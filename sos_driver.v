==> flow/design.v <==
module sos_driver ( input clk,output dataOut
);
reg dataOut;
reg [3:0]state;
reg dotflag;
reg dashflag;
reg startCounterB;
reg [4:0] counter;
reg [4:0] counterB;
wire clk;
always @(posedge clk)begin
    counter <= counter +1;
    if(counter == 4'd5)begin  
        dotflag <= 1'b1;
        counter <= 4'd0; 
    end
    if(startCounterB == 1'b1)begin
        counterB <= counterB+1;
    end
    if (counterB == 4'd9) begin
      dashflag <=1'b1;
      counterB <=4'd0;
    end
    case (state)
      4'd0: begin
        dataOut <= 1'b0;
        if (dotflag == 1'b0) begin
            state <= 3'd1;
        end else begin
            state <= 3'd3;
        end
      end
      4'd1:begin
        dataOut <= 1'b1;
        if(dotflag == 1'b0)begin
            state <= 3'd0; 
        end else begin
            if (dashflag == 1'b0) begin
              state <= 3'd5;
              counter <=4'd00; 
              startCounterB <= 1'b1;
            end
        end
      end
      4'd2:begin
        dataOut <= 1'b0;
        state <= 3'd0; 
      end
      4'd3:begin
        dataOut <= 1'b0;
        state <= 3'd4; 
        dashflag <=1'b0;  
      end
      4'd4:begin
        dataOut <= 1'b0;
        if (dashflag == 1'b0) begin
          state <= 3'd1; 
        end else begin
          state <= 3'd0;
          dotflag <= 1'b0; 
        end
      end
      4'd5:begin
        dataOut <= 1'b1;
        state <= 3'd6; 
      end
      4'd6:begin
        dataOut <= 1'b1;
        state <= 3'd7; 
      end
      4'd7:begin
        dataOut <= 1'b0;
        if (dashflag == 1'b0) begin
          state <= 3'd1;
        end else begin
          state <= 3'd4;  
          startCounterB <= 1'b0;
          counter <= 4'd5;  
        end 
      end
      default: begin
        state <=3'd0;
        dotflag <= 1'b0;
        dashflag <= 1'b0;
        counter <=2'b00;
        counterB <=5'd0;
        startCounterB<=0;
      end
    endcase
end
endmodule  
Step by step through the tools: sos_driver:

Tool output for the design above, in the order of the flow.
Line numbers count from 1 in the design file above.
The mark - stands for no value.

* top: sos_driver
* clock port: clk
* standard-cell library: sky130hd
* timing corner: tt_025C_1v80

After elaboration:

Yosys after proc, flatten, opt, wreduce and memory -nomap, before mapping. Memory bits, and registers merged into a memory's read port (data or address), are not among the register bits. Print and check cells are not counted. Equal cells are merged and count once.

* bits in registers: 18
* word-level cells: 53

* bitwise gates (word level): 2
* equality and inequality tests: 13
* reduce/logical cells: 10
* mux-type cells: 19
* add/subtract/negate cells: 2

Operators with widths (count)
* 4-bit parallel mux with 7-bit select: 1
* 5-bit two-way mux: 4
* 4-bit by 3-bit == test with 1-bit output with constant B: 4
* 5-bit parallel mux with 3-bit select: 1
* 7-bit OR reduction: 2
* 5-bit by 1-bit adder with 5-bit output with constant B: 2
* 4-bit by 2-bit == test with 1-bit output with constant B: 2
* 8-bit OR reduction: 1
* 4-bit two-way mux: 2
* 2-bit != test with constant B: 3
* 6-bit OR reduction: 1
* 1-bit two-way mux: 6
* 5-bit by 3-bit == test with 1-bit output with constant B: 1
* 5-bit by 4-bit == test with 1-bit output with constant B: 1
* 5-bit OR reduction: 1
* 4-bit by 1-bit == test with 1-bit output with constant B: 1
* 4-bit zero test: 1
* 4-bit AND reduction: 1
* 1-bit parallel mux with 2-bit select: 2
* 3-bit != test with constant B: 1
* 3-bit OR reduction: 1
* 1-bit parallel mux with 3-bit select: 1
* 3-bit two-way mux: 1
* 1-bit inverter: 2
* 2-bit nonzero test: 1
* 2-bit OR reduction: 1
* 2-bit two-way mux: 1

Depth:

Longest topological path by Yosys (ltp), each cell counted once; first at word level (registers and memories cut), then after technology mapping (sequential cells cut; the memories' decode and read muxes count).

* word-level depth: 5
* ABC_AREA: 0
* mapped depth: 5

After synthesis:

Yosys stat after the flow's synthesis: flattened, memories mapped to cells. It holds for the ABC_AREA given above (unset counts as 0); a run with the other value may have another netlist.

Cells by type
* sky130_fd_sc_hd__dfxtp_1: count 12, total area 240.23 µm²
* sky130_fd_sc_hd__edfxtp_1: count 5, total area 150.144 µm²
* sky130_fd_sc_hd__ha_1: count 4, total area 50.048 µm²
* sky130_fd_sc_hd__nor2_1: count 12, total area 45.043 µm²
* sky130_fd_sc_hd__xor2_1: count 5, total area 43.792 µm²
* sky130_fd_sc_hd__nand2_1: count 6, total area 22.522 µm²
* sky130_fd_sc_hd__a21oi_1: count 4, total area 20.019 µm²
* sky130_fd_sc_hd__a21boi_4: count 1, total area 18.768 µm²
* sky130_fd_sc_hd__nand4_1: count 3, total area 18.768 µm²
* sky130_fd_sc_hd__xnor2_1: count 2, total area 17.517 µm²
* sky130_fd_sc_hd__nand3_1: count 3, total area 15.014 µm²
* sky130_fd_sc_hd__o21a_1: count 2, total area 15.014 µm²
* sky130_fd_sc_hd__or4b_4: count 1, total area 13.763 µm²
* sky130_fd_sc_hd__and4bb_2: count 1, total area 12.512 µm²
* sky130_fd_sc_hd__nor2b_1: count 2, total area 12.512 µm²
* sky130_fd_sc_hd__buf_6: count 1, total area 11.261 µm²
* sky130_fd_sc_hd__clkbuf_1: count 3, total area 11.261 µm²
* sky130_fd_sc_hd__inv_1: count 3, total area 11.261 µm²

Not listed: further types 14, cells in them 15.

* mapped cells: 85
* cell area after synthesis: 842.1 µm²
* mapped flip-flops: 17
* area of sequential cells: 390.4 µm²

Worst setup path after synthesis:

Path of least setup slack by OpenSTA after synthesis, without wires, with an ideal clock, recovery checks aside; 20% of the period is set as input and as output delay. Where synthesis merged equal registers, the netlist keeps one of their names.

* kind: flip-flop to flip-flop
* from: reg state[2]
* to: reg state[0]
* path slack: 0.616 ns
* stages on the path: 4
* delay of the path: 1.424 ns
* arrival: 1.156 ns
* buffers on the path: 1
* data required time: 1.772 ns
* period: 2.04 ns
* period reached after synthesis: 1.424 ns

"delay of the path" = arrival - input delay + setup time.
"stages on the path": output pins that drive a net of the path, with the launching flip-flop's if there is one; two outputs of one cell count as two.
"period reached after synthesis" is the clock period less the worst setup slack; recovery checks do not enter. This is arithmetic on one report: input and output delays are still those of the set period (20% each).
Between the ends stands the longest chain of elaborated cells between them, by number of cells; it is not shown to be the way that was timed. Of several equally long chains one is given.
Each line given opens the expression or statement behind the cell; cells for indexed reads and writes are added by Yosys, which also makes memories of some case tables.
A register here has more assigning lines than the two given.
The path ends at the enable pin of a flip-flop; only ways to that pin are counted.

* cell sequence: sky130_fd_sc_hd__edfxtp_1 > sky130_fd_sc_hd__clkbuf_1 > sky130_fd_sc_hd__nand3b_1 > sky130_fd_sc_hd__or3b_1
* length of the longest elaborated chain: 2
* elaborated cells between the ends (all ways): 2
* RTL lines with such cells: 1
* those cells by class: 2 x eq/ne

RTL lines, path post-synthesis
* start, declared: line 4 `reg [3:0]state;`
* start, assigned: line 28 `state <= 3'd1;`
* start, assigned: line 30 `state <= 3'd3;`
* 4-bit by 1-bit == test with 1-bit output: line 24 `case (state)`
* 3-bit != test
* end, assigned: line 28
* end, assigned: line 30
* end, declared: line 4

Timing after layout:

Path of least setup slack in the final report of run 1 (OpenROAD, finished layout, wires in). Where an end is a register, its clock arrival counts in the times.

* kind: flip-flop to flip-flop
* from: reg state[2]
* to: reg state[1]
* stages on the path: 6
* buffers on the path: 2
* period: 1.66 ns
* path slack: 0.07 ns
* arrival: 1.64 ns
* data required time: 1.71 ns

Between the ends stands the longest chain of elaborated cells between them, by number of cells; it is not shown to be the way that was timed. Of several equally long chains one is given.
A register here has more assigning lines than the two given.
The path ends at the data pin of a flip-flop with enable; ways to the enable are not counted.

* cell sequence: sky130_fd_sc_hd__edfxtp_1 > sky130_fd_sc_hd__clkbuf_8 > sky130_fd_sc_hd__buf_4 > sky130_fd_sc_hd__nor2b_1 > sky130_fd_sc_hd__nand2_1 > sky130_fd_sc_hd__o21ai_0
* length of the longest elaborated chain: 2
* elaborated cells between the ends (all ways): 8
* RTL lines with such cells: 1
* those cells by class: 6 x eq/ne; 1 x mux; 1 x reduce/logical

RTL lines, path post-layout
* start, declared: line 4 `reg [3:0]state;`
* start, assigned: line 28 `state <= 3'd1;`
* start, assigned: line 30 `state <= 3'd3;`
* 4-bit by 3-bit == test with 1-bit output: line 24 `case (state)`
* 4-bit parallel mux with 7-bit select: line 24
* end, assigned: line 28
* end, assigned: line 30
* end, declared: line 4

Module sos_driver, platform sky130hd: 2 stored runs of the flow (Yosys, OpenROAD) with differing settings, in no particular order. Input and output delays are each 20% of the period that was set; the output load is 0.01 pF.
"overall power": no workload was simulated; the value follows from the tool's default switching activity.

### Run 1

==> flow/run.sh <==
#!/bin/bash
# the make line also repeats the synthesis and layout settings of config.mk as NAME=value (left out here)
make -C /OpenROAD-flow-scripts/flow DESIGN_CONFIG=/design/flow/config.mk WORK_HOME=/design/flow/orfs CLKGATE_MAP_FILE= finish
==> flow/config.mk <==
export PLATFORM = sky130hd
export DESIGN_NAME = sos_driver
export DESIGN_NICKNAME = sos_driver
export VERILOG_FILES = /design/flow/design.v
export SDC_FILE = /design/flow/constraint.sdc
export NUM_CORES = 4
export LEC_CHECK = 0
export CAP_MARGIN = 35
export CELL_PAD_IN_SITES_DETAIL_PLACEMENT = 0
export CELL_PAD_IN_SITES_GLOBAL_PLACEMENT = 0
export CORE_MARGIN = 3
export CORE_UTILIZATION = 70
export GPL_ROUTABILITY_DRIVEN = 0
export GPL_TIMING_DRIVEN = 0
export MIN_ROUTING_LAYER = met2
export PLACE_DENSITY_LB_ADDON = 0.01
export SETUP_SLACK_MARGIN = 0.33
export SLEW_MARGIN = 20
==> flow/constraint.sdc <==
create_clock -name core_clock -period 1.66 [get_ports {clk}]
set_input_delay 0.3320 -clock core_clock [delete_from_list [all_inputs] [get_ports {clk}]]
set_output_delay 0.3320 -clock core_clock [all_outputs]
set_load 0.01 [all_outputs]

Results of run 1:
- Overall power: 695.2 µW
- Post-layout utilization: 95.5 %
- Post-route setup TNS: 0.000 ns
- Die footprint: 1655.3 µm²
- Chip area after synthesis (Yosys): 842.1 µm²
- Smallest setup slack: 0.074 ns

### Run 2

==> flow/run.sh <==
#!/bin/bash
# the make line also repeats the synthesis and layout settings of config.mk as NAME=value (left out here)
make -C /OpenROAD-flow-scripts/flow DESIGN_CONFIG=/design/flow/config.mk WORK_HOME=/design/flow/orfs CLKGATE_MAP_FILE= finish
==> flow/config.mk <==
export PLATFORM = sky130hd
export DESIGN_NAME = sos_driver
export DESIGN_NICKNAME = sos_driver
export VERILOG_FILES = /design/flow/design.v
export SDC_FILE = /design/flow/constraint.sdc
export NUM_CORES = 4
export LEC_CHECK = 0
export CAP_MARGIN = 20
export CORE_MARGIN = 2
export CORE_UTILIZATION = 40
export SLEW_MARGIN = 20
==> flow/constraint.sdc <==
create_clock -name core_clock -period 2.56 [get_ports {clk}]
set_input_delay 0.5120 -clock core_clock [delete_from_list [all_inputs] [get_ports {clk}]]
set_output_delay 0.5120 -clock core_clock [all_outputs]
set_load 0.01 [all_outputs]

Results of run 2:
- Overall power: 416.9 µW
- Post-layout utilization: 44.9 %
- Post-route setup TNS: 0.000 ns
- Die footprint: 2488.0 µm²
- Chip area after synthesis (Yosys): 842.1 µm²
- Smallest setup slack: 0.902 ns
