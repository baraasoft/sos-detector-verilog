==> flow/design.v <==
module dash_dot ( input clk,input dataIn ,output valueReady, output[1:0]dataOut
);
reg[1:0] dataOut;
reg valueReady;
reg [3:0] state;
wire clk;
always @(posedge clk ) begin
case (state)
  4'd0:begin
    valueReady <= 1'b0;
    if (dataIn == 1'b1) begin
      state <= 4'd3;  
    end
    else if(dataIn == 1'b0)begin
      state <= 4'd2;
    end
  end
  4'd1:begin
    valueReady <= 1'b0;  
    if (dataIn == 1'b1) begin
      state <= 4'd5;
    end else if(dataIn == 1'b0) begin
      state <= 4'd7;  
    end
  end
  4'd2:begin
  valueReady <= 1'b0;
  if (dataIn == 1'b1) begin
      state <= 4'd3;
  end else if(dataIn == 1'b0) begin
      state <= 4'd4;
    end
  end
  4'd3:begin  
    if (dataIn == 1'b1) begin
      valueReady <= 1'b0;
      state <= 3'd2;  
    end else if(dataIn == 1'b0) begin
      state <= 4'd0;
      valueReady <= 1'b1;
      dataOut <= 00;
    end
  end
  4'd4:begin  
    valueReady <= 1'b1;
    dataOut <= 10;
    if (dataIn == 1'b1) begin
      state <= 4'd1;
    end else if(dataIn == 1'b0) begin
      state <= 4'd0;
    end
  end
  4'd5:begin
    if (dataIn == 1'b1) begin
      state <= 4'd6;
    end else if(dataIn == 1'b0) begin
      state <= 4'd0;
    end
  end
  4'd6:begin   
    state <= 4'd1;
    valueReady <= 1'b1;
    dataOut <= 2'b11;
  end
  4'd7:begin
    if(dataIn == 1'b0)begin
      state <= 4'd8;
    end else if(dataIn == 1'b1) begin
      state <= 3'd5;
    end
  end
  4'd8:begin
    if(dataIn == 1'b0)begin  
      state <= 4'd2;
      valueReady <= 1'b1;
      dataOut <= 2'b10;
    end
  end
  default:begin
    state <= 4'd0;
    valueReady <= 1'b0;
    dataOut <= 01;
  end
endcase
end
endmodule  
======== Step by step through the tools: dash_dot ========
The steps from the RTL of dash_dot to its reports follow in flow order.
Line numbers count from 1 in the design file above.
Cell names lack the library's common part.
The mark -- stands for no value.
design
  design top .............................. dash_dot
  clock port .............................. clk
  standard-cell library ................... sky130hd
  timing corner ........................... tt_025C_1v80

======== Elaborated design ========
Source: Yosys, flattened and elaborated, memories not mapped. Widths are those after wreduce. Registers that Yosys merges into a memory's read port (data or address) are not register bits. Print and check cells do not count.
cells by class
  reduce/logical cells .................... 6
  muxes and demuxes ....................... 15
  eq/ne operators ......................... 10
  bitwise logic cells ..................... 2
operators with widths
  kind                                                            count
  4-bit case mux with 9-bit select                                1
  4-bit by 3-bit equality test with 1-bit output with constant B  4
  2-bit case mux with 5-bit select                                1
  4-bit by 2-bit equality test with 1-bit output with constant B  2
  4-bit 2-to-1 mux                                                2
  2-bit 2-to-1 mux                                                4
  3-bit 2-to-1 mux                                                2
  5-bit OR reduction                                              1
  2-bit != test with constant B                                   2
  2-bit OR reduction                                              2
  4-bit by 1-bit equality test with 1-bit output with constant B  1
  4-bit equality test with constant B                             1
  4-bit zero test                                                 1
  1-bit case mux with 4-bit select                                1
  1-bit 2-to-1 mux                                                4
  3-bit AND reduction                                             1
  1-bit inverter                                                  2
  2-bit AND reduction                                             1
word-level totals
  output and inout bits ................... 3
  input bits .............................. 2
  flip-flop bits (word level) ............. 7
  cells after elaboration ................. 36

======== Depth ========
Yosys ltp: most cells in a row. Word level: on the elaborated netlist, between registers, memories and ports. Mapped: between sequential cells and ports; inverters and the memories' decode and read muxes count.
logic depth
  depth after elaboration ................. 4
  ABC_AREA ................................ 0
  gate-level depth with buffers ........... 4
  depth with buffers taken out ............ 3

======== After synthesis ========
The flow's flattened synthesis, as Yosys stat reports it; memories are mapped. The netlist is that of the ABC_AREA named above (0 if unset); the other value can give another one.
The area totals of this step are shown rounded.
synthesis totals
  area of sequential cells ................ 210 µm²
  synthesis area .......................... 430 µm²
  flip-flops .............................. 7
  cell count .............................. 44
cell types
  type      count  area in all (µm²)
  edfxtp_1  7      210.202
  buf_2     4      20.019
  a31oi_1   3      18.768
  nor2_1    5      18.768
  nor2b_1   2      12.512
  buf_6     1      11.261
  nand2_1   3      11.261
  a21oi_1   2      10.01
  a221o_1   1      10.01
  nor3_1    2      10.01
  o211a_1   1      10.01
  a211oi_1  1      7.507
  a21boi_0  1      7.507
  a21o_1    1      7.507
  and2b_1   1      7.507
  inv_1     2      7.507
  nor3b_1   1      7.507
  o211ai_1  1      7.507
Other cell types: 5; their cells: 5.

======== Worst setup path after synthesis ========
OpenSTA on the mapped netlist: ideal clock, no wires. The path of least setup slack (recovery checks aside). Input and output delay are each 20% of the period. Register names are those of the netlist, which keeps one name where synthesis merged equal registers.
timing path post-synthesis
  path kind ............................... flip-flop to flip-flop
  start ................................... register state[3]
  end ..................................... register valueReady
  arrival time ............................ 1033 ps
  delay of the path ....................... 1344 ps
  path buffers ............................ 1
  stages .................................. 5
  setup time .............................. 311 ps
  clock period ............................ 1760 ps
  data required time ...................... 1449 ps
  slack ................................... 416 ps
  synthesis period reached ................ 1344 ps
"delay of the path" is the arrival time less input delay plus setup time.
"stages": output pins that drive a net of the path, with the launching flip-flop's if there is one; two outputs of one cell count as two.
"synthesis period reached" is the clock period less the worst setup slack; recovery checks do not enter. This is arithmetic on one report: input and output delays are still those of the set period (20% each).
Between the ends stands the longest chain of elaborated cells between them, by number of cells; it is not shown to be the way that was timed. Of several equally long chains one is given.
A line is the first line of the expression or statement that the cell stems from. Yosys adds cells for indexed reads and writes and turns some case tables into memories.
At most two assigning lines are given for a register; there are more.
Only ways into the end's enable, where the timed path ends, are counted here.
between the ends, post-synthesis
  cells stage by stage .................... edfxtp_1 > buf_2 > and2b_1 > nand4_1 > a21boi_0
  length of the longest elaborated chain .. 4
  elaborated cells between the ends (all ways) .. 7
  source lines of those cells ............. 1
  those cells by class .................... eq/ne (4); logic (1); reduce/logical (2)
RTL lines, path post-synthesis
  element                                         RTL line  source
  from (decl)                                     5         reg [3:0] state;
  from (assign)                                   12        state <= 4'd3;
  from (assign)                                   15        state <= 4'd2;
  4-bit by 3-bit equality test with 1-bit output  8         case (state)
  2-bit OR reduction                              --
  1-bit inverter                                  --
  2-bit AND reduction                             --
  to (assign)                                     10        valueReady <= 1'b0;
  to (assign)                                     19        valueReady <= 1'b0;
  to (decl)                                       1         module dash_dot ( input clk,input dataIn ,output valueReady, output[1:0]dataOut

======== Worst path after layout ========
From the final timing report of run A: the path of least setup slack in the routed layout; clock arrival at registers is part of the times.
The report prints the path's times to 10 ps; the period is as set.
timing path post-layout
  path kind ............................... input port to flip-flop
  start ................................... input port dataIn
  end ..................................... register dataOut[1]
  data required time ...................... 2440 ps
  setup time .............................. 240 ps
  slack ................................... 700 ps
  clock period ............................ 2460 ps
  path buffers ............................ 1
  arrival time ............................ 1740 ps
  stages .................................. 4
Between the ends stands the longest chain of elaborated cells between them, by number of cells; it is not shown to be the way that was timed. Of several equally long chains one is given.
At most two assigning lines are given for a register; there are more.
Only ways into the end's enable, where the timed path ends, are counted here.
between the ends, post-layout
  cells stage by stage .................... clkdlybuf4s50_1 > nor2_1 > a21o_1 > a221o_1
  length of the longest elaborated chain .. 2
  elaborated cells between the ends (all ways) .. 3
  source lines of those cells ............. 0
  those cells by class .................... eq/ne (2); reduce/logical (1)
RTL lines, path post-layout
  element              RTL line  source
  from (decl)          1         module dash_dot ( input clk,input dataIn ,output valueReady, output[1:0]dataOut
  2-bit != test        --
  3-bit AND reduction  --
  to (assign)          41        dataOut <= 00;
  to (assign)          46        dataOut <= 10;
  to (decl)            1

Subject: flow runs of dash_dot

Hi,

Below are 2 stored runs of the flow (Yosys, OpenROAD; platform sky130hd) on dash_dot, each with its settings and what was measured, unordered. Constraints: input delay and output delay 20% of the set period each, output load 0.01 pF.
"clock period achieved" means the clock period less the worst setup slack. The figure is calculated, with input and output delays left at 20% of the set period.
"time of the worst setup path" means the part of the period allowed to the worst setup path (the constraints hold back 20% at inputs and 20% at outputs) less its slack; where the path has registers, the arrival times of their clocks count too.
"power consumption": no workload was simulated; the value follows from the tool's default switching activity.
"time of the worst setup path" is known to 10 ps.
Measured values are rounded.

---- run A ----
settings
  period_ns = 2.46
  CAP_MARGIN = 20
  CORE_MARGIN = 2
  CORE_UTILIZATION = 40
  SLEW_MARGIN = 20
results
  power consumption ....................... 630 uW
  worst setup slack after layout .......... 700 ps
  post-route utilization .................. 49%
  worst hold slack after layout ........... 720 ps
  die size ................................ 1300 µm²
  standard-cell area after routing ........ 470 µm²
  clock period achieved ................... 1758 ps
  setup TNS ............................... 0 ps
  chip area after synthesis (Yosys) ....... 430 µm²
  time of the worst setup path ............ 1270 ps
  worst setup path kind ................... input port to flip-flop

---- run B ----
settings
  period_ns = 1.95
  CORE_UTILIZATION = 62
  SETUP_SLACK_MARGIN = 0.28
  PLACE_DENSITY = 0.84
  HOLD_SLACK_MARGIN = 0.22
  CELL_PAD_IN_SITES_GLOBAL_PLACEMENT = 2
  TNS_END_PERCENT = 20
  GPL_ROUTABILITY_DRIVEN = 0
  CAP_MARGIN = 0
  MIN_ROUTING_LAYER = met1
  CORE_MARGIN = 2
  SLEW_MARGIN = 20
results
  no results, floorplanning failed with PDN-0185

Regards
